==> flow/design.v <==
module SPI_mstr16(rst_n,clk,SS_n,SCLK,MOSI,MISO,cmd,done,rd_data,wrt);
input clk, rst_n, wrt, MISO;
input [15:0] cmd;
output logic done, SS_n, MOSI;
output SCLK;
output [15:0] rd_data;
logic [4:0] sclk_div; 
logic smpl, MISO_smpl, shft; 
logic [15:0] shft_reg;
logic rst_cnt; 
logic set_done, clr_done; 
logic [4:0]count; 
logic add;  
logic init;  
typedef enum logic[1:0]{IDLE, FRONT, SHIFT, BACK} state_t; 
state_t state, nxt_state;
always_ff@(posedge clk)
if(rst_cnt)
  sclk_div <= 5'b10111; 
else
  sclk_div <= sclk_div + 1'b1; 
assign SCLK = sclk_div[4]; 
always_ff@(posedge clk)
  if(smpl) 
    MISO_smpl <= MISO;
always_ff@(posedge clk)
  if(wrt)
    shft_reg <= cmd; 
  else if(shft)
    shft_reg <= {shft_reg[14:0], MISO_smpl}; 
assign MOSI = shft_reg[15]; 
assign rd_data = shft_reg;
always_ff@(posedge clk, negedge rst_n)
  if(!rst_n)
    state <= IDLE;
  else
    state <= nxt_state;
always_comb begin
  nxt_state = IDLE;
  rst_cnt = 0;
  smpl = 0;
  shft = 0;
  add = 0;
  init = 0;
  set_done = 0;
  clr_done = 0;
  case(state)
    IDLE: 
      begin
	rst_cnt = 1;
	if(wrt) begin 
	  nxt_state = FRONT;
	  clr_done = 1;  
	end
      end
    FRONT:  
      begin
	if(sclk_div == 5'b11111)begin
	  nxt_state = SHIFT;
	  init = 1; 
        end
        else
          nxt_state = FRONT;
      end
    SHIFT: 
      begin
        if(count == 16)
          nxt_state = BACK;
        else if(sclk_div == 5'b11111)begin 
	  nxt_state = SHIFT;
	  shft = 1; 
   	end
	else if(sclk_div == 5'b01111)begin 
	  nxt_state = SHIFT;
	  add = 1;
	  smpl = 1;  
 	end
        else
          nxt_state = SHIFT;
      end
    BACK: 
      begin
	if(sclk_div == 5'b11111)begin
	  nxt_state = IDLE;
	  shft = 1; 
	  set_done = 1;
	end
	else
	  nxt_state = BACK;
      end
    default:
	nxt_state = IDLE;
  endcase
end
always_ff@(posedge clk, negedge rst_n)
  if(!rst_n)
    count <= 1'b0;
  else if(init)
    count <= 1'b0; 
  else if(add)
    count <= count + 1; 
always_ff@(posedge clk, negedge rst_n)
  if(!rst_n)begin
    SS_n <= 1'b1; 
    done <= 1'b0; 
  end
  else if(set_done)
    begin
    SS_n <= 1'b1;
    done <= 1'b1;
  end
  else if(clr_done)
    begin
    SS_n <= 1'b0;
    done <= 1'b0;
  end
endmodule
module inert_intf(clk,rst_n,vld,ptch,SS_n,SCLK,MOSI,MISO,INT);
  input clk,rst_n;
  input MISO,INT;
  output logic vld;
  output SS_n,SCLK,MOSI;
  output [15:0] ptch;
  logic [7:0] hold_pitchL;
  logic [7:0] hold_pitchH;
  logic [7:0] hold_AZL;
  logic [7:0] hold_AZH;
  logic INT_ff1;
  logic INT_ff2;
  logic [15:0] timer;  
  logic [15:0] cmd;  
  logic wrt;
  logic done;
  logic [7:0] rd_data; 
  logic [15:0] AZ;
  logic [15:0] ptch_rt;
  logic clr_tmr;  
  logic rd_ptchL;
  logic rd_ptchH;
  logic rd_AZL;
  logic rd_AZH;
  typedef enum logic [3:0] {INIT1,INIT2,INIT3,INIT4,WAIT,READ1,READ2,READ3,READ4} state_t;
  state_t state, nextState;
  always_ff @(posedge clk) begin
    INT_ff1 <= INT;
    INT_ff2 <= INT_ff1;
  end
  always_ff @(posedge clk,negedge rst_n) begin
    if(!rst_n) begin
      hold_pitchL = 8'h00;
      hold_pitchH = 8'h00;
      hold_AZL = 8'h00;
      hold_AZH = 8'h00;
    end
    else if(rd_ptchL) hold_pitchL <= rd_data;
    else if(rd_ptchH) hold_pitchH <= rd_data;
    else if(rd_AZL) hold_AZL <= rd_data;
    else if(rd_AZH) hold_AZH <= rd_data;
  end
  always_ff @(posedge clk, negedge rst_n) begin
    if(!rst_n)
      timer <= 16'h0000;
    else if(clr_tmr)
      timer <= 16'h0000;
    else
      timer <= timer + 1;
  end
  always_ff @(posedge clk, negedge rst_n) begin
    if(!rst_n)
      state <= INIT1;
    else
      state <= nextState;
  end
  always_comb begin
    wrt = 0;
    cmd = 16'h0000;
    vld = 0;
    rd_ptchL = 0;
    rd_ptchH = 0;
    rd_AZL = 0;
    rd_AZH = 0;
    clr_tmr = 0;
	 nextState = INIT1;
    case (state)
      INIT1: begin
        cmd = 16'h0D02;
	if(&timer) begin
	  nextState = INIT2;
	  clr_tmr = 1;
	  wrt = 1;
	end
      end
      INIT2: begin
	cmd = 16'h1053;
	if(&timer[9:0]) begin 
          nextState = INIT3;
	  clr_tmr = 1;
	  wrt = 1;
	end
	else nextState = INIT2;
      end
      INIT3: begin
	cmd = 16'h1150;
	if(&timer[9:0]) begin
	  nextState = INIT4;
	  clr_tmr = 1;
	  wrt = 1;
	end
	else nextState = INIT3;
      end
      INIT4: begin
	cmd = 16'h1460;
	if(&timer[9:0]) begin
	  nextState = WAIT;
	  clr_tmr = 1;
	  wrt = 1;
	end
	else nextState = INIT4;
      end
      WAIT: begin
	if(INT_ff2) begin
	  nextState = READ1;
	  cmd = 16'hA2xx;
	  wrt = 1;
	end
	else
	  nextState = WAIT;
      end
      READ1: begin
	if(done) begin
	  rd_ptchL = 1;
	  cmd = 16'hA3xx;
	  wrt = 1;
	  nextState = READ2;
	end
	else nextState = READ1;
      end
      READ2: begin
	if(done) begin
	  cmd = 16'hACxx;
	  wrt = 1;
	  rd_ptchH = 1;
	  nextState = READ3;
	end
	else nextState = READ2;
      end
      READ3: begin
	if(done) begin
	  wrt = 1;
 	  cmd = 16'hADxx;
	  rd_AZL = 1;
	  nextState = READ4;
	end
	else nextState = READ3;
      end
      READ4: begin
	if(done) begin
	  rd_AZH = 1;
	  nextState = WAIT;
	  vld = 1;
	end
	else nextState = READ4;
      end
      default: nextState = INIT1;
    endcase
  end
  assign ptch_rt = {hold_pitchH,hold_pitchL};
  assign AZ = {hold_AZH,hold_AZL};
  SPI_mstr16 SPI_DUT(.clk(clk),.rst_n(rst_n),.SS_n(SS_n),.SCLK(SCLK),.MOSI(MOSI),.MISO(MISO),.wrt(wrt),.cmd(cmd),.done(done),.rd_data(rd_data));
  inertial_integrator integrator_DUT(.clk(clk),.rst_n(rst_n),.vld(vld),.ptch_rt(ptch_rt),.AZ(AZ),.ptch(ptch));  
endmodule
module inertial_integrator(clk,rst_n,vld,ptch_rt,AZ,ptch);
  input clk,rst_n,vld;
  input logic signed [15:0] ptch_rt, AZ;
  output logic signed [15:0] ptch;
  logic signed [26:0] ptch_int;
  logic signed [15:0] ptch_rt_comp;
  logic signed [15:0] AZ_comp;
  logic signed [25:0] ptch_acc_product;
  logic signed [15:0] ptch_acc;
  logic signed [26:0] fusion_ptch_offset;
  localparam signed PTCH_RT_OFFSET = 16'h03C2;
  localparam signed AZ_OFFSET = 16'hFE80; 
  assign AZ_comp = AZ - AZ_OFFSET;
  assign ptch = ptch_int[26:11];
  assign ptch_rt_comp = ptch_rt - PTCH_RT_OFFSET;
  assign ptch_acc_product = AZ_comp*$signed(327);
  assign ptch_acc = {{3{ptch_acc_product[25]}},ptch_acc_product[25:13]};
  assign fusion_ptch_offset = (ptch_acc > ptch) ? 512: -512;  
  always_ff @(posedge clk, negedge rst_n) begin
    if(!rst_n) 
      ptch_int <= 27'h0000000;
    else if(vld)
      ptch_int <= ptch_int - {{11{ptch_rt_comp[15]}},ptch_rt_comp} + fusion_ptch_offset;
  end
endmodule 
# Reports on inert_intf
# What the tools print for inert_intf, step after step.
# Line numbers count from 1 in the design file above.
# Library cell names are shortened.
# A cell with n/a has no value.
# inputs
design	inert_intf
clock_port	clk
library	sky130hd
pvt_corner	tt_025C_1v80

# After elaboration
# Counts by Yosys on the flattened word-level netlist (proc, flatten, opt, wreduce; memories kept). Register bits leave out memories and registers merged into their read ports (data or address). Print and check cells are left out.
# op_classes
n_mul	1
compare	1
logic	3
addsub	7
mux	50
eq_ne	14
n_reduce_logical	17
# op_table
cell	n
16-bit by 10-bit multiplier with 26-bit output (second input constant)	1
16-bit parallel mux with 8-bit select	1
16-bit 2-to-1 mux	7
4-bit parallel mux with 9-bit select	1
27-bit adder	1
27-bit subtractor	1
27-bit 2-to-1 mux	1
1-bit 2-to-1 mux	22
3-bit OR reduction	6
13-bit by 16-bit greater-than comparator with 1-bit output	1
16-bit by 1-bit adder with 16-bit output (second input constant)	1
16-bit by 10-bit subtractor with 16-bit output (second input constant)	1
16-bit subtractor (second input constant)	1
16-bit AND reduction	1
4-bit by 3-bit equality test with 1-bit output (second input constant)	4
1-bit parallel mux with 2-bit select	6
10-bit AND reduction	1
5-bit by 1-bit adder with 5-bit output (second input constant)	2
5-bit equality test (second input constant)	2
5-bit 2-to-1 mux	2
4-bit by 2-bit equality test with 1-bit output (second input constant)	2
2-bit parallel mux with 4-bit select	1
4-bit 2-to-1 mux	2
2-bit 2-to-1 mux	4
2-bit nonzero test	3
5-bit by 4-bit equality test with 1-bit output (second input constant)	1
2-bit equality test (second input constant)	2
4-bit by 1-bit equality test with 1-bit output (second input constant)	1
# Not listed: further kinds 12, cells in them 14.
# bits
out_inout_bits	20
word_cells	109
inputBits	4
ff_bits	112

# Longest topological paths
# Depth = most cells in a row (Yosys ltp): at word level without a register or memory, in the mapped netlist without a sequential cell, where the memories' decode and read muxes count.
# depth
depth_word	7
abc_area	0
mapped_depth	40
depth_no_buf	39

# Synthesis result
# The flow's flattened synthesis, as Yosys stat reports it; memories are mapped. The netlist is that of the ABC_AREA named above (0 if unset); the other value can give another one.
# mapped
n_buf	33
seqArea_um2	3031.7
mapped_cells	1052
ff_cells	119
yosys_area_um2	10197.3
# by_type
cell_type	n	type_area_um2
dfrtp_1	92	2.3E+03
ha_1	137	1.71E+03
fa_1	58	1.16E+03
inv_1	159	596.822
edfxtp_1	17	510.49
mux2_2	34	382.867
xnor2_1	39	341.578
xor2_1	34	297.786
nand2_1	74	277.766
o21ai_0	47	235.226
nor2_1	56	210.202
a21oi_1	41	205.197
dfxtp_1	7	140.134
nand3_1	27	135.13
a21o_1	17	127.622
buf_4	16	120.115
o21a_1	13	97.594
nor3_1	19	95.091
# Not listed: further types 49, cells in them 165.
# By module: a second synthesis without flattening, with its own total; a netlist apart from the flattened one above.
# hier_totals
hier_cells	979
area_unflattened_um2	10105.9
# Rows give one instance, submodules left out.
# by_module
module	mod_area_um2	seq_area_um2	cells	n_inst
inertial_integrator	6193.4	675.6	675	1
inert_intf	2447.3	1467.7	189	1
SPI_mstr16	1465.2	888.4	115	1

# Timing after synthesis
# Path of least setup slack by OpenSTA after synthesis, without wires, with an ideal clock, recovery checks aside; 20% of the period is set as input and as output delay. Where synthesis merged equal registers, the netlist keeps one of their names.
# synth_path
path_type	reg2reg
startpoint	reg hold_AZL[7]
endpoint	reg integrator_DUT.ptch_int[25]
tclk_ps	13100
n_path_buf	1
path_delay_ps	10814
path_slack_ps	2286
arrival_time_ps	10745
t_first_pin_ps	0
setup_ps	69
required_time_ps	13031
driving_pins	39
period_less_setup_slack_ps	10814
# "path_delay_ps" is the arrival time less input delay plus setup time.
# "driving_pins": output pins that drive a net of the path, with the launching flip-flop's if there is one; two outputs of one cell count as two.
# "period_less_setup_slack_ps" is the clock period less the worst setup slack; recovery checks do not enter. This is arithmetic on one report: input and output delays are still those of the set period (20% each).
# Between the ends stands the longest chain of elaborated cells between them, by number of cells; it is not shown to be the way that was timed. Of several equally long chains one is given.
# Each line given opens the expression or statement behind the cell; cells for indexed reads and writes are added by Yosys, which also makes memories of some case tables.
# synth_between
cell_sequence	dfrtp_1 > clkbuf_2 > inv_1 > ha_1 > inv_1 > nand3_1 > xor2_1 > inv_1 > ha_1 > ha_1 > fa_1 > fa_1 > inv_1 > fa_1 > inv_1 > ha_1 > nand3_1 > nor2_1 > (+3 left out) > o311ai_1 > xnor2_1 > ha_1 > nand4_1 > nor2_1 > and2_1 > o211ai_1 > a31oi_1 > fa_1 > inv_1 > ha_1 > a21oi_1 > o21ai_1 > a2111oi_0 > nor4b_1 > a2111o_1 > a311o_1 > nand3_1
elab_chain_cells	5
cone_cells	5
cone_lines	4
classes_between	2 x add/sub; 1 x mul; 1 x compare; 1 x mux
# synth_rtl
element	line_no	text
start: declaration	126	logic [7:0] hold_AZL;
start: assignment	152	hold_AZL = 8'h00;
start: assignment	157	else if(rd_AZL) hold_AZL <= rd_data;
16-bit subtractor	284	assign AZ_comp = AZ - AZ_OFFSET;
16-bit by 10-bit multiplier with 26-bit output	287
13-bit by 16-bit greater-than comparator with 1-bit output	289	assign fusion_ptch_offset = (ptch_acc > ptch) ? 512: -512;
27-bit 2-to-1 mux	289
27-bit adder	294	ptch_int <= ptch_int - {{11{ptch_rt_comp[15]}},ptch_rt_comp} + fusion_ptch_offset;
end: assignment	292	ptch_int <= 27'h0000000;
end: assignment	294
end: declaration	276	logic signed [26:0] ptch_int;

# Timing after layout
# Path of least setup slack in the final report of flow run 1 (OpenROAD, finished layout, wires in). Where an end is a register, its clock arrival counts in the times.
# The report prints the path's times to 10 ps; the period is as set.
# layout_path
path_type	reg2reg
startpoint	reg hold_AZH[2]
endpoint	reg integrator_DUT.ptch_int[23]
setup_ps	80
t_first_pin_ps	410
n_path_buf	2
path_slack_ps	-760
tclk_ps	7610
driving_pins	37
required_time_ps	7950
arrival_time_ps	8710
# Between the ends stands the longest chain of elaborated cells between them, by number of cells; it is not shown to be the way that was timed. Of several equally long chains one is given.
# layout_between
cell_sequence	dfrtp_1 > and4_1 > and2_4 > buf_6 > nand3_4 > xor2_4 > clkinvlp_4 > ha_4 > ha_4 > fa_2 > fa_1 > inv_1 > fa_1 > inv_2 > ha_4 > nand3_4 > nor2_4 > and2_4 > a22oi_2 > buf_6 > nor3_4 > o311ai_4 > xnor2_2 > ha_1 > or4b_4 > a221oi_4 > a31oi_4 > fa_1 > inv_2 > ha_4 > a21oi_4 > o21ai_4 > a2111oi_4 > nor4b_4 > a2111o_1 > and3_4 > o31ai_4
elab_chain_cells	5
cone_cells	5
cone_lines	4
classes_between	2 x add/sub; 1 x mul; 1 x compare; 1 x mux
# layout_rtl
element	line_no	text
start: declaration	127	logic [7:0] hold_AZH;
start: assignment	153	hold_AZH = 8'h00;
start: assignment	158	else if(rd_AZH) hold_AZH <= rd_data;
16-bit subtractor	284	assign AZ_comp = AZ - AZ_OFFSET;
16-bit by 10-bit multiplier with 26-bit output	287
13-bit by 16-bit greater-than comparator with 1-bit output	289	assign fusion_ptch_offset = (ptch_acc > ptch) ? 512: -512;
27-bit 2-to-1 mux	289
27-bit adder	294	ptch_int <= ptch_int - {{11{ptch_rt_comp[15]}},ptch_rt_comp} + fusion_ptch_offset;
end: assignment	292	ptch_int <= 27'h0000000;
end: assignment	294
end: declaration	276	logic signed [26:0] ptch_int;

# Design inert_intf on sky130hd. What follows are 2 stored runs of the flow, each under its own settings; their order means nothing. The constraints put input and output delay at 20% of the set period each and load the outputs with 0.01 pF.
# "period_reached_ps" = clock period - worst setup slack. The figure is calculated, with input and output delays left at 20% of the set period.
# "worst_path_time_ps": the worst setup path's part of the clock period (all of it between registers, 20% less for each end at a port) less its slack. A launch clock that arrives late makes it longer, a capture clock that arrives late makes it shorter.
# "totalPower_uw" rests on the timing tool's default activity at the inputs, not on a simulated workload.
# "worst_path_time_ps" is given in steps of 10 ps.
# A setting shown as - is not set for that run.
setting or result,flow run 1,flow run 2
period_ns,7.61,7.06
CAP_MARGIN,20,20
CORE_MARGIN,2,8
CORE_UTILIZATION,40,48
SLEW_MARGIN,20,20
SETUP_SLACK_MARGIN,-,1.57
CORE_ASPECT_RATIO,-,0.63
CELL_PAD_IN_SITES_GLOBAL_PLACEMENT,-,1
TNS_END_PERCENT,-,95
ABC_AREA,-,1
GPL_TIMING_DRIVEN,-,1
CTS_CLUSTER_DIAMETER,-,374
ws_hold_ps,323,338
setup_ws_ps,-757,-717
setup_tns_ps,-8361,-9955
period_reached_ps,8367,7777
post_synth_area_um2,10197.3,10747.8
worst_path_time_ps,8370,7780
worst_setup_path_type,reg2reg,reg2reg
cell_area_final_um2,13364.1,14151.1
die_area_um2,26786.2,27563.8
util_pct,53.2,64.3
totalPower_uw,1446,1633
