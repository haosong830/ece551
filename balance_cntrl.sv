==> flow/design.v <==
module balance_cntrl(clk,rst_n,vld,ptch,ld_cell_diff,lft_spd,lft_rev,
                     rght_spd,rght_rev,rider_off, en_steer,pwr_up,too_fast);
  input clk,rst_n;
  input vld;						 
  input signed [15:0] ptch;			 
  input signed [11:0] ld_cell_diff;	 
  input rider_off;					 
  input en_steer;
  input pwr_up;
  output too_fast;
  output [10:0] lft_spd;			 
  output lft_rev;					 
  output [10:0] rght_spd;			 
  output rght_rev;					 
  parameter fast_sim = 0;
  logic signed [14:0] ptch_P_term;
  logic signed [17:0] integrator;
  logic signed [12:0] ptch_D_term;
  logic signed [15:0] lft_torque;
  logic signed [15:0] rght_torque;
  logic signed [9:0] ptch_err_sat;
  logic signed [17:0] ptch_err_sat_SE;
  logic signed [17:0] sum_intgtr_ptcherr;
  logic signed [9:0] prev_ptch_err;
  logic signed [9:0] tempI;
  logic signed [9:0] ptch_D_diff;
  logic signed [6:0] ptch_D_diff_SE;
  logic signed [15:0] PID_cntrl;
  logic unsigned [15:0] lft_torque_abs;
  logic unsigned [15:0] rght_torque_abs;
  logic signed [15:0] leftSum;
  logic signed [15:0] rightSum; 
  logic compareLeft;
  logic compareRight;
  logic signed [15:0] lft_shaped;
  logic unsigned [15:0] lft_shaped_abs;
  logic signed [15:0] rght_shaped;
  logic unsigned [15:0] rght_shaped_abs;
  logic ov;
  localparam P_COEFF = 5'h0E;
  localparam D_COEFF = 6'h14;				 
  localparam LOW_TORQUE_BAND = 8'h46;	 
  localparam GAIN_MULTIPLIER = 6'h0F;	 
  localparam MIN_DUTY = 15'h03D4;		 
  always_comb begin
    ptch_err_sat = ptch[15] ? (&ptch[15:9] ? ptch[9:0] : 10'b1000000000) : (|ptch[15:9] ? 10'b0111111111 : ptch[9:0]);
    ptch_P_term = ptch_err_sat * ($signed(P_COEFF));
    ptch_err_sat_SE = {{8{ptch_err_sat[9]}},ptch_err_sat};
    sum_intgtr_ptcherr = ptch_err_sat_SE + integrator;
    ov = ((ptch_err_sat_SE[17] == integrator[17]) && (ptch_err_sat_SE[17] !== sum_intgtr_ptcherr[17]));
  end
  always_ff @(posedge clk, negedge rst_n) begin
    if(!rst_n)
      integrator <= 18'h00000;
    else begin
      if(rider_off)
        integrator <= 18'h00000;
			else if(!pwr_up)
				integrator <= 18'h00000;
      else begin
        if(vld && !ov)
   	  integrator <= sum_intgtr_ptcherr;
	else
	  integrator <= integrator;
      end
    end
  end
  always_ff @(posedge clk, negedge rst_n) begin
    if(!rst_n) begin
      tempI <= 10'h000; 
      prev_ptch_err <= 10'h000;
    end
    else begin
      if(vld) begin
        tempI <= ptch_err_sat;
	prev_ptch_err <= tempI;
      end
    end
  end
  assign ptch_D_diff = ptch_err_sat - prev_ptch_err;
  assign ptch_D_diff_SE = (ptch_D_diff[9] && ~&ptch_D_diff[8:6]) ? 7'h40 : (~ptch_D_diff[9] && |ptch_D_diff[8:6]) ? 7'h3F : ptch_D_diff[6:0];
  assign ptch_D_term = ($signed(D_COEFF)) * ptch_D_diff_SE;
  assign PID_cntrl = (fast_sim) ? {ptch_P_term[14],ptch_P_term} + integrator[17:2] + {{3{ptch_D_term[12]}},ptch_D_term} : {{1{ptch_P_term[14]}},ptch_P_term[14:0]} + {{3{ptch_D_term[12]}},ptch_D_term[12:0]} + {{4{integrator[17]}},integrator[17:6]};
  assign lft_torque = en_steer ? (PID_cntrl - {{7{ld_cell_diff[11]}}, ld_cell_diff[11:3]}) : PID_cntrl;
  assign rght_torque = en_steer ? (PID_cntrl + {{7{ld_cell_diff[11]}}, ld_cell_diff[11:3]}) : PID_cntrl;
  assign leftSum = lft_torque[15] ? lft_torque -($signed(MIN_DUTY)) : lft_torque + ($signed(MIN_DUTY));
  assign rightSum = rght_torque[15] ? rght_torque - ($signed(MIN_DUTY)) : rght_torque + ($signed(MIN_DUTY));
  assign lft_torque_abs = lft_torque[15] ? ~lft_torque + 1 : lft_torque;
  assign rght_torque_abs = rght_torque[15] ? -rght_torque : rght_torque;
  assign compareLeft = (lft_torque_abs >= LOW_TORQUE_BAND);
  assign compareRight = (rght_torque_abs >= LOW_TORQUE_BAND);
  assign lft_shaped = compareLeft ? leftSum : lft_torque * ($signed(GAIN_MULTIPLIER));
  assign lft_shaped_abs = lft_shaped[15] ? -lft_shaped : lft_shaped;
  assign lft_spd = (pwr_up) ? ((|lft_shaped_abs[15:11]) ? 11'h7FF : lft_shaped_abs[10:0]) : 11'h000;
  assign lft_rev = lft_shaped[15];
  assign rght_shaped = compareRight ? rightSum : rght_torque * ($signed(GAIN_MULTIPLIER));
  assign rght_shaped_abs = rght_shaped[15] ? -rght_shaped : rght_shaped;
  assign rght_spd = (pwr_up) ? ((|rght_shaped_abs[15:11]) ? 11'h7FF : rght_shaped_abs[10:0]) : 11'h000;
  assign rght_rev = rght_shaped[15];
  assign too_fast = (lft_spd > 1536 || rght_spd > 1536);
endmodule 
======== Step by step through the tools: balance_cntrl ========
What the tools print for balance_cntrl, step after step.
Line numbers count from 1 in the design file above.
Operators: Yosys type, input widths -> output width; for muxes data width and select width s.
Library cell names are shortened.
Not given: -
design
  design top .............................. balance_cntrl
  clock port .............................. clk
  library ................................. sky130hd
  library corner .......................... tt_025C_1v80

======== Word-level counts ========
Yosys after proc, flatten, opt, wreduce and memory -nomap, before mapping. Memory bits, and registers merged into a memory's read port (data or address), are not among the register bits. Print and check cells are not counted. Equal cells are merged and count once.
word-level totals
  word-level cells ........................ 65
  output and inout bits ................... 25
  register bits after elaboration ......... 38
cells by class
  multiply operators ...................... 4
  eq/ne operators ......................... 3
  order comparisons ....................... 4
  multiplexer cells ....................... 22
  add/sub/neg operators ................... 14
  bitwise gates (word level) .............. 2
  reduce/logical cells .................... 13
operators by type and width
  cell                    count
  $mul 16x5->16 const B   2
  $mux 16                 10
  $mul 10x4->14 const B   1
  $mux 18                 3
  $neg 16->16             3
  $mul 4x7->11 const A    1
  $mux 11                 4
  $add 16x11->16 const B  2
  $sub 16x11->16 const B  2
  $add 16x16->16          2
  $ge 16x7->1 const B     2
  $mux 10                 3
  $gt 11x11->1 const B    2
  $add 10x18->18          1
  $add 15x13->16          1
  $sub 16x16->16          1
  $add 16x2->16 const B   1
  $not 16->16             1
  $mux 7                  2
  $sub 10x10->10          1
  $reduce_or 5->1         2
  $reduce_and 7->1        1
  $reduce_or 7->1         1
  $logic_and 1x1->1       4
  $ne 3x2->1 const B      1
  $reduce_and 3->1        1
  $reduce_or 3->1         1
  $logic_not 1->1         2
Other operator kinds: 4; their cells: 4.

======== Longest topological paths ========
Depth = most cells in a row (Yosys ltp): at word level without a register or memory, in the mapped netlist without a sequential cell, where the memories' decode and read muxes count.
logic depth
  depth in word-level cells ............... 25
  ABC_AREA ................................ 0
  depth in mapped cells ................... 61

======== Synthesis result ========
Source: synth_stat.txt of the flow (Yosys; design flattened, memories mapped). It holds for the ABC_AREA given above (unset counts as 0); a run with the other value may have another netlist.
Totals and module areas in this step are rounded.
cells by type
  cell      count
  ha_1      198
  fa_1      77
  dfrtp_1   38
  xnor2_1   107
  inv_1     243
  a21oi_1   122
  o21ai_0   91
  nor2_1    107
  xor2_1    41
  nand2_1   92
  a21o_1    40
  o21a_1    33
  nand3_1   39
  nor3_1    38
  mux2_2    16
  o31ai_1   22
  a21boi_0  19
  clkbuf_1  37
Not listed: further types 64, cells in them 300.
synthesis totals
  chip area (Yosys) ....................... 0.013 mm^2
  mapped cells ............................ 1660
  buffers ................................. 52
  mapped flip-flops ....................... 38
  sequential part of the area ............. 0.00095 mm^2

======== Path before layout ========
Source: OpenSTA report_checks on the synthesized netlist (no wires, ideal clock, input and output delay 20% of the period each), path of least setup slack; recovery checks are left aside. Register names are those of the netlist, which keeps one name where synthesis merged equal registers.
timing after synthesis
  path kind ............................... input-to-output
  start ................................... input port ptch[15]
  end ..................................... output port too_fast
  stages on the path ...................... 57
  setup slack ............................. 3288 ps
  required time ........................... 20240 ps
  path delay .............................. 11892 ps
  period .................................. 25300 ps
  external output delay ................... 5060 ps
  data arrival time ....................... 16952 ps
  synthesis period reached ................ 22012 ps
"path delay" = arrival - input delay + setup time.
At an output port there is no setup time.
"stages on the path" counts driving pins, that of a launching flip-flop among them; a cell with two outputs on the path counts twice.
"synthesis period reached" is the clock period less the worst setup slack; recovery checks do not enter. This is arithmetic on one report: input and output delays are still those of the set period (20% each).
The rows between start and end are the longest chain of elaborated cells between them; the timing report does not say that the signal goes this way. Where chains are equally long, one stands for them.
Each line given opens the expression or statement behind the cell; cells for indexed reads and writes are added by Yosys, which also makes memories of some case tables.
between the ends, after synthesis
  path through ............................ buf_1 -> a21oi_1 -> o21a_1 -> ha_1 -> nor2b_1 -> o21ai_0 -> a21oi_1 -> o21ai_0 -> nand2_1 -> a21o_1 -> a21o_1 -> a21o_1 -> a21oi_1 -> xnor2_1 -> a31oi_1 -> o21ai_0 -> ha_1 -> ha_1 -> [21 not listed] -> buf_6 -> clkbuf_1 -> inv_1 -> ha_1 -> a21o_1 -> a21oi_1 -> xnor2_1 -> or3_1 -> nor2_1 -> nand2_1 -> or3b_2 -> or3_1 -> nor3_1 -> a21o_1 -> a31oi_1 -> a211o_1 -> nand2b_1 -> o31a_1
  cells in the longest elaborated chain ... 25
RTL lines, path after synthesis
  what                  line  source
  start: declaration    5     input signed [15:0] ptch;
  $reduce_or 7->1       46    ptch_err_sat = ptch[15] ? (&ptch[15:9] ? ptch[9:0] : 10'b1000000000) : (|ptch[15:9] ? 10'b0111111111 : ptch[9: ...
  $mux 10 (2 in a row)  46
  $sub 10x10->10        80    assign ptch_D_diff = ptch_err_sat - prev_ptch_err;
  $not 1->1             81    assign ptch_D_diff_SE = (ptch_D_diff[9] && ~&ptch_D_diff[8:6]) ? 7'h40 : (~ptch_D_diff[9] && |ptch_D_diff[8:6] ...
  $logic_and 1x1->1     81
  $mux 7 (2 in a row)   81
  $mul 4x7->11          82    assign ptch_D_term = ($signed(D_COEFF)) * ptch_D_diff_SE;
  [8 not listed]        -
  $mux 16               92    assign lft_shaped = compareLeft ? leftSum : lft_torque * ($signed(GAIN_MULTIPLIER));
  $neg 16->16           93    assign lft_shaped_abs = lft_shaped[15] ? -lft_shaped : lft_shaped;
  $mux 16               93
  $reduce_or 5->1       94    assign lft_spd = (pwr_up) ? ((|lft_shaped_abs[15:11]) ? 11'h7FF : lft_shaped_abs[10:0]) : 11'h000;
  $mux 11 (2 in a row)  94
  $gt 11x11->1          100   assign too_fast = (lft_spd > 1536 || rght_spd > 1536);
  $logic_or 1x1->1      100
  end: declaration      10    output too_fast;
Some nets on the timed path still bear RTL names; the line given drives or declares the net.
nets with RTL names, path after synthesis
  net              line
  ptch_err_sat[1]  46

======== Path in the finished layout ========
From the final timing report of run 1: the path of least setup slack in the routed layout; clock arrival at registers is part of the times.
The report prints the path's times to 10 ps; the period is as set.
timing post-layout
  path kind ............................... input-to-output
  start ................................... input port ptch[14]
  end ..................................... output port too_fast
  external output delay ................... 4660 ps
  required time ........................... 18640 ps
  setup slack ............................. 1010 ps
  data arrival time ....................... 17630 ps
  stages on the path ...................... 57
  period .................................. 23300 ps
The rows between start and end are the longest chain of elaborated cells between them; the timing report does not say that the signal goes this way. Where chains are equally long, one stands for them.
between the ends, post-layout
  path through ............................ clkdlybuf4s50_1 -> nor4_4 -> a21oi_2 -> o21a_1 -> ha_1 -> nor2b_1 -> o21ai_1 -> a21oi_1 -> o21ai_0 -> nand2_1 -> a21o_1 -> a21o_1 -> a21o_1 -> a21oi_1 -> xnor2_1 -> o31ai_1 -> buf_4 -> a21oi_1 -> [21 not listed] -> buf_4 -> inv_1 -> ha_1 -> a21o_1 -> a21oi_1 -> xnor2_1 -> or3_1 -> nor2_1 -> nand2_1 -> or3b_2 -> or3_1 -> nor3_1 -> a21o_1 -> a31oi_1 -> a211o_1 -> nand2b_1 -> o31a_1 -> clkdlybuf4s50_1
  cells in the longest elaborated chain ... 25
RTL lines, path post-layout
  what                  line  source
  start: declaration    5     input signed [15:0] ptch;
  $reduce_or 7->1       46    ptch_err_sat = ptch[15] ? (&ptch[15:9] ? ptch[9:0] : 10'b1000000000) : (|ptch[15:9] ? 10'b0111111111 : ptch[9: ...
  $mux 10 (2 in a row)  46
  $sub 10x10->10        80    assign ptch_D_diff = ptch_err_sat - prev_ptch_err;
  $not 1->1             81    assign ptch_D_diff_SE = (ptch_D_diff[9] && ~&ptch_D_diff[8:6]) ? 7'h40 : (~ptch_D_diff[9] && |ptch_D_diff[8:6] ...
  $logic_and 1x1->1     81
  $mux 7 (2 in a row)   81
  $mul 4x7->11          82    assign ptch_D_term = ($signed(D_COEFF)) * ptch_D_diff_SE;
  [8 not listed]        -
  $mux 16               92    assign lft_shaped = compareLeft ? leftSum : lft_torque * ($signed(GAIN_MULTIPLIER));
  $neg 16->16           93    assign lft_shaped_abs = lft_shaped[15] ? -lft_shaped : lft_shaped;
  $mux 16               93
  $reduce_or 5->1       94    assign lft_spd = (pwr_up) ? ((|lft_shaped_abs[15:11]) ? 11'h7FF : lft_shaped_abs[10:0]) : 11'h000;
  $mux 11 (2 in a row)  94
  $gt 11x11->1          100   assign too_fast = (lft_spd > 1536 || rght_spd > 1536);
  $logic_or 1x1->1      100
  end: declaration      10    output too_fast;
Some nets on the timed path still bear RTL names; the line given drives or declares the net.
nets with RTL names, path post-layout
  net              line
  ptch_err_sat[1]  46

Hand-over note for balance_cntrl

2 stored runs of balance_cntrl in the flow (synthesis by Yosys, layout by OpenROAD, sky130hd cells), in arbitrary order. Constraints: input delay and output delay 20% of the set period each, output load 0.01 pF.
"period achieved": clock period set for the run, less the worst setup slack. It is reckoned from that one timing run; input and output delays stay at 20% of the period that was set.
"allowed time less slack (worst setup path)": the worst setup path's part of the clock period (all of it between registers, 20% less for each end at a port) less its slack. A launch clock that arrives late makes it longer, a capture clock that arrives late makes it shorter.
"allowed time less slack (worst setup path)" is known to 10 ps.
The measured numbers are rounded.

---- run 1 ----
settings
  period_ns = 23.3
  CORE_UTILIZATION = 37
  PLACE_DENSITY = 0.88
  CORE_ASPECT_RATIO = 0.82
  CELL_PAD_IN_SITES_GLOBAL_PLACEMENT = 2
  TNS_END_PERCENT = 80
  ABC_AREA = 0
  GPL_ROUTABILITY_DRIVEN = 0
  CTS_CLUSTER_DIAMETER = 376
  MIN_ROUTING_LAYER = met1
  CAP_MARGIN = 20
  CORE_MARGIN = 2
  SLEW_MARGIN = 20
results
  area of the synthesized netlist ......... 0.013 mm^2
  worst-case hold slack ................... 480 ps
  period achieved ......................... 22294 ps
  post-route utilization .................. 42%
  total die area .......................... 0.036 mm^2
  standard-cell area after routing ........ 0.014 mm^2
  worst setup slack after layout .......... 1000 ps
  allowed time less slack (worst setup path) .. 12970 ps
  class of the worst setup path ........... input-to-output
  total negative slack on setup checks .... 0 ps

---- run 2 ----
settings
  period_ns = 30.8
  CORE_UTILIZATION = 39
  PLACE_DENSITY_LB_ADDON = 0.14
  CELL_PAD_IN_SITES_GLOBAL_PLACEMENT = 1
  TNS_END_PERCENT = 55
  ABC_AREA = 0
  GPL_TIMING_DRIVEN = 0
  GPL_ROUTABILITY_DRIVEN = 1
  CTS_CLUSTER_SIZE = 70
  MIN_ROUTING_LAYER = met1
  CAP_MARGIN = 20
  CORE_MARGIN = 2
  SLEW_MARGIN = 20
results
  worst setup slack after layout .......... 3000 ps
  post-route utilization .................. 44%
  standard-cell area after routing ........ 0.014 mm^2
  period achieved ......................... 27837 ps
  total negative slack on setup checks .... 0 ps
  worst-case hold slack ................... 480 ps
  area of the synthesized netlist ......... 0.013 mm^2
  allowed time less slack (worst setup path) .. 15520 ps
  class of the worst setup path ........... input-to-output
  total die area .......................... 0.034 mm^2

End of note.
