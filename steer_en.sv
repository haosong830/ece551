==> flow/design.v <==
module steer_en(clk,rst_n,en_steer,rider_off,lft_ld,rght_ld,ld_cell_diff);
  input clk;				 
	input rst_n;				 
	input [11:0] lft_ld;
	input [11:0] rght_ld;
	output logic en_steer;	 
	output logic rider_off;	 
	output [11:0] ld_cell_diff;  
	localparam MIN_RIDER_WEIGHT	 = 12'h200;
	logic sum_gt_min; 
	logic diff_gt_15_16;  
	logic diff_gt_1_4;  
  logic clr_tmr;		 
	logic tmr_full; 
	logic [26:0] timer;
	parameter fast_sim = 0;  
	typedef enum logic [1:0] {IDLE, WAIT, STEER} state_t;
		state_t state, nextState;
	always_ff @(posedge clk, negedge rst_n) begin
		if(!rst_n)
			timer <= 26'h0000000;
		else if(clr_tmr)
			timer <= 26'h0000000;
		else
			timer <= timer + 1;
	end
	always_ff @(posedge clk, negedge rst_n) begin
		if(!rst_n)
			state <= IDLE;
		else
			state <= nextState;
	end
	assign sum_gt_min = ((lft_ld + rght_ld) >= MIN_RIDER_WEIGHT);
	assign diff_gt_15_16 = (lft_ld - rght_ld < 0) ? -(lft_ld-rght_ld) > 15*(lft_ld+ rght_ld)/16 : (lft_ld-rght_ld) > 15*(lft_ld+ rght_ld)/16;
	assign diff_gt_1_4 = (lft_ld - rght_ld < 0) ? -(lft_ld - rght_ld) < (lft_ld + rght_ld)/4 : (lft_ld - rght_ld) < (lft_ld + rght_ld)/4;
	assign tmr_full = (fast_sim)? &timer[14:0]: &timer;
	assign ld_cell_diff = lft_ld - rght_ld;
	always_comb begin
		clr_tmr = 0;
		en_steer = 0;
		rider_off = 0;
		nextState = IDLE;
		unique case(state)
			IDLE: 
				if(sum_gt_min) begin
					nextState = WAIT;
					clr_tmr = 1;
					end
			WAIT: begin 
				if(!sum_gt_min) begin
					nextState = IDLE;
					rider_off = 1;
				end
				else if(diff_gt_1_4) begin
					nextState = WAIT;
					clr_tmr = 1;
				end
				else if(tmr_full)
						nextState = STEER;
				else
						nextState = WAIT;
			end
			STEER: begin
				en_steer = 1;
				if(!sum_gt_min) begin
					nextState = IDLE;
					rider_off = 1;
				end
				else if(diff_gt_15_16) begin
					clr_tmr = 1;
					nextState = WAIT;
				end
				else
					nextState = STEER;
			end
			default:
				nextState = IDLE;
		endcase
	end
endmodule
==> From RTL to reports: steer_en <==
Tool output for the design above, in the order of the flow.
Line numbers count from 1 in the design file above.
Library cell names are shortened.
{ "setup": {"design": "steer_en", "clock_port": "clk", "cell_library": "sky130hd", "lib_corner": "tt_025C_1v80"} }

==> Word level <==
Source: Yosys, flattened and elaborated, memories not mapped. Widths are those after wreduce; folded enables and synchronous resets count as part of the registers. Registers that Yosys merges into a memory's read port (data or address) are not register bits. Print and check cells do not count.
{ "op_classes": {"reduce_and_logical": 3, "compare": 6, "n_shift": 0, "div_mod_pow": 0, "n_mul": 1, "bitwise": 0, "eq_ne": 2, "add_sub_neg": 6, "muxes": 19} }
{ "ops": {"columns": ["cell", "n"], "rows": [
  ["4-bit by 32-bit multiplier with 32-bit output (first input constant)", 1],
  ["32-bit by 28-bit > comparator with 1-bit output", 2],
  ["32-bit by 1-bit < comparator with 1-bit output (second input constant)", 1],
  ["32-bit by 11-bit < comparator with 1-bit output", 1],
  ["32-bit by 30-bit < comparator with 1-bit output", 1],
  ["32-bit negation", 1],
  ["27-bit by 1-bit adder with 27-bit output (second input constant)", 1],
  ["27-bit AND reduction", 1],
  ["27-bit 2-to-1 mux", 1],
  ["12-bit by 12-bit adder with 13-bit output", 1],
  ["12-bit by 12-bit subtractor with 13-bit output", 1],
  ["12-bit by 10-bit greater-or-equal comparator with 1-bit output (second input constant)", 1],
  ["12-bit adder", 1],
  ["12-bit subtractor", 1],
  ["1-bit 2-to-1 mux", 11],
  ["2-bit 2-to-1 mux", 5],
  ["2-bit parallel mux with 3-bit select", 1],
  ["1-bit parallel mux with 3-bit select", 1],
  ["2-bit by 1-bit == test with 1-bit output (second input constant)", 1],
  ["2-bit == test (second input constant)", 1],
  ["2-bit zero test", 1],
  ["2-bit OR reduction", 1]
]} }
{ "bits": {"rom_bits": 0, "ramBits": 0, "latch_bits": 0, "clocked_rd_ports_x_width": 0, "input_bits": 26, "memories": 0, "elab_cells": 39, "regBits": 29, "out_inout_bits": 14} }

==> Depth <==
Depth = most cells in a row (Yosys ltp): at word level without a register or memory, in the mapped netlist without a sequential cell, where the memories' decode and read muxes count.
{ "logic_depth": {"word_depth": 8, "abc_area": 0, "ltp_mapped": 31, "depth_no_buf": 29} }

==> Synthesis result <==
Yosys stat after the flow's synthesis: flattened, memories mapped to cells. It holds for the ABC_AREA given above (unset counts as 0); a run with the other value may have another netlist.
{ "mapped": {"flip_flops": 30, "buffers": 17, "seq_area_um2": 752.0, "area_um2": 4536.9, "mapped_cells": 520} }
{ "by_type": {"columns": ["cell_type", "n", "area_total_um2"], "rows": [
  ["ha_1", 65, 813.28],
  ["dfrtp_1", 29, 725.696],
  ["xnor2_1", 36, 315.302],
  ["fa_1", 14, 280.269],
  ["inv_1", 55, 206.448],
  ["a211oi_1", 25, 187.68],
  ["xor2_1", 19, 166.41],
  ["nor2_1", 36, 135.13],
  ["a211oi_2", 10, 125.12],
  ["a21oi_1", 25, 125.12],
  ["nand2_1", 24, 90.086],
  ["nor2b_1", 14, 87.584],
  ["o21ai_0", 15, 75.072],
  ["buf_6", 5, 56.304],
  ["or3_1", 9, 56.304],
  ["nand3_1", 11, 55.053],
  ["nor3_1", 11, 55.053],
  ["and3_1", 8, 50.048]
]} }
Not listed: further types 52, cells in them 109.

==> Worst setup path after synthesis <==
OpenSTA on the mapped netlist: ideal clock, no wires. The path of least setup slack (recovery checks aside). Input and output delay are each 20% of the period. Register names are those of the netlist, which keeps one name where synthesis merged equal registers.
{ "synth_path": {"path_kind": "input to register", "from": "in rght_ld[3]", "to": "reg timer[10]", "n_path_buf": 2, "clock_period_ps": 9650, "setup_time_ps": 130, "input_delay_ps": 1930, "path_slack_ps": 1792, "arrival_ps": 7728, "path_delay_ps": 5928, "stages": 30, "launch_ps": 1930, "required_time_ps": 9520, "period_less_setup_slack_ps": 7858} }
"path_delay_ps" is the arrival time less input delay plus setup time.
"stages" counts driving pins, that of a launching flip-flop among them; a cell with two outputs on the path counts twice.
"period_less_setup_slack_ps" is the clock period less the worst setup slack; recovery checks do not enter. This is arithmetic on one report: input and output delays are still those of the set period (20% each).
Between the ends stands the longest chain of elaborated cells between them, by number of cells; it is not shown to be the way that was timed. Of several equally long chains one is given.
A line is the first line of the expression or statement that the cell stems from. Yosys adds cells for indexed reads and writes and turns some case tables into memories.
At most two assigning lines are given for a register; there are more.
{ "synth_via": {"path_cell_list": "inv_1 ha_1 buf_2 nor3b_1 nor3_1 and2_1 xor2_1 inv_1 xnor2_1 xnor2_1 fa_1 inv_1 ha_1 a211oi_1 nor2_1 a2111oi_0 a21oi_1 o21a_1 o21a_1 or2_2 ha_1 nand2_1 o21ai_0 nand2b_1 nand4_1 a211oi_1 o21ai_0 a21oi_2 buf_4 a211oi_1", "elab_chain_cells": 8, "cells_between": 20, "classes_between": "add/sub (4); mul (1); compare (6); mux (9)"} }
{ "synth_lines": {"columns": ["item", "line", "text"], "rows": [
  ["from (decl)", 5, "input [11:0] rght_ld;"],
  ["12-bit by 12-bit adder with 13-bit output", 34, "assign diff_gt_15_16 = (lft_ld - rght_ld < 0) ? -(lft_ld-rght_ld) > 15*(lft_ld+ rght_ld)/16 : (lft_ld-rght_ld) ..."],
  ["4-bit by 32-bit multiplier with 32-bit output", 34, null],
  ["32-bit by 28-bit > comparator with 1-bit output", 34, null],
  ["1-bit 2-to-1 mux", 34, null],
  ["1-bit 2-to-1 mux", 69, "else if(diff_gt_15_16) begin"],
  ["1-bit 2-to-1 mux", 65, "if(!sum_gt_min) begin"],
  ["1-bit parallel mux with 3-bit select", 43, "unique case(state)"],
  ["27-bit 2-to-1 mux", 22, "else if(clr_tmr)"],
  ["to (assign)", 21, "timer <= 26'h0000000;"],
  ["to (assign)", 25, "timer <= timer + 1;"],
  ["to (decl)", 15, "logic [26:0] timer;"]
]} }

==> Timing after layout <==
Path of least setup slack in the final report of run 1 (OpenROAD, finished layout, wires in). Where an end is a register, its clock arrival counts in the times.
The path's times are printed in steps of 10 ps; the period is the one set.
{ "layout_path": {"path_kind": "input to register", "from": "in rght_ld[3]", "to": "reg timer[26]", "setup_time_ps": 160, "launch_ps": 2440, "input_delay_ps": 2440, "clock_period_ps": 12200, "arrival_ps": 9640, "path_slack_ps": 2680, "stages": 30, "n_path_buf": 2, "required_time_ps": 12320} }
Between the ends stands the longest chain of elaborated cells between them, by number of cells; it is not shown to be the way that was timed. Of several equally long chains one is given.
At most two assigning lines are given for a register; there are more.
{ "layout_via": {"path_cell_list": "clkdlybuf4s50_1 inv_1 ha_1 nor3b_1 nor3_1 and2_1 xor2_1 inv_1 xnor2_1 xnor2_1 fa_1 inv_1 ha_1 a211oi_1 nor2_1 a2111oi_0 a21oi_1 o21a_1 o21a_1 or2_2 ha_1 nand2_1 o21ai_0 nand2b_1 nand4_1 a211oi_1 o21ai_0 a21oi_2 buf_4 a211oi_1", "elab_chain_cells": 8, "cells_between": 20, "classes_between": "add/sub (4); mul (1); compare (6); mux (9)"} }
{ "layout_lines": {"columns": ["item", "line", "text"], "rows": [
  ["from (decl)", 5, "input [11:0] rght_ld;"],
  ["12-bit by 12-bit adder with 13-bit output", 34, "assign diff_gt_15_16 = (lft_ld - rght_ld < 0) ? -(lft_ld-rght_ld) > 15*(lft_ld+ rght_ld)/16 : (lft_ld-rght_ld) ..."],
  ["4-bit by 32-bit multiplier with 32-bit output", 34, null],
  ["32-bit by 28-bit > comparator with 1-bit output", 34, null],
  ["1-bit 2-to-1 mux", 34, null],
  ["1-bit 2-to-1 mux", 69, "else if(diff_gt_15_16) begin"],
  ["1-bit 2-to-1 mux", 65, "if(!sum_gt_min) begin"],
  ["1-bit parallel mux with 3-bit select", 43, "unique case(state)"],
  ["27-bit 2-to-1 mux", 22, "else if(clr_tmr)"],
  ["to (assign)", 21, "timer <= 26'h0000000;"],
  ["to (assign)", 25, "timer <= timer + 1;"],
  ["to (decl)", 15, "logic [26:0] timer;"]
]} }

Lab notebook: steer_en

Top module steer_en; platform sky130hd; tools Yosys and OpenROAD; 2 stored runs in no particular order. Input and output delays are each 20% of the period that was set; the output load is 0.01 pF.
By "time on the worst setup path" is meant the share of the clock period that the worst setup path is allowed (20% is reserved at inputs, 20% at outputs), minus its slack. Clock arrival times at its registers enter into it.
"time on the worst setup path" is known to 10 ps.

==> run 1: settings <==
{ "period_ns": 12.2, "CORE_UTILIZATION": 65, "PLACE_DENSITY": 0.37, "CORE_MARGIN": 6, "CELL_PAD_IN_SITES_GLOBAL_PLACEMENT": 0, "TNS_END_PERCENT": 35, "GPL_TIMING_DRIVEN": 1, "GPL_ROUTABILITY_DRIVEN": 1, "CTS_CLUSTER_DIAMETER": 366, "CAP_MARGIN": 20, "SLEW_MARGIN": 20 }
==> run 1: results <==
worst-case hold slack: 479 ps
setup slack of the worst path: 2685 ps
synthesis area: 4536.9 um2
total negative setup slack: 0 ps
standard-cell area of the final layout: 5019.8 um2
time on the worst setup path: 7080 ps
type of the worst setup path: input to register
die size: 9128.9 um2
utilization after routing: 76.9 %

==> run 2: settings <==
{ "period_ns": 8.8, "CORE_UTILIZATION": 67, "PLACE_DENSITY": 0.41, "ABC_AREA": 1, "GPL_ROUTABILITY_DRIVEN": 0, "CAP_MARGIN": 0, "MIN_ROUTING_LAYER": "met1", "CORE_MARGIN": 2, "SLEW_MARGIN": 20 }
==> run 2: results <==
worst-case hold slack: 474 ps
setup slack of the worst path: 1273 ps
synthesis area: 4989.8 um2
total negative setup slack: 0 ps
standard-cell area of the final layout: 5485.3 um2
time on the worst setup path: 5770 ps
type of the worst setup path: input to register
die size: 8154.1 um2
utilization after routing: 76.0 %
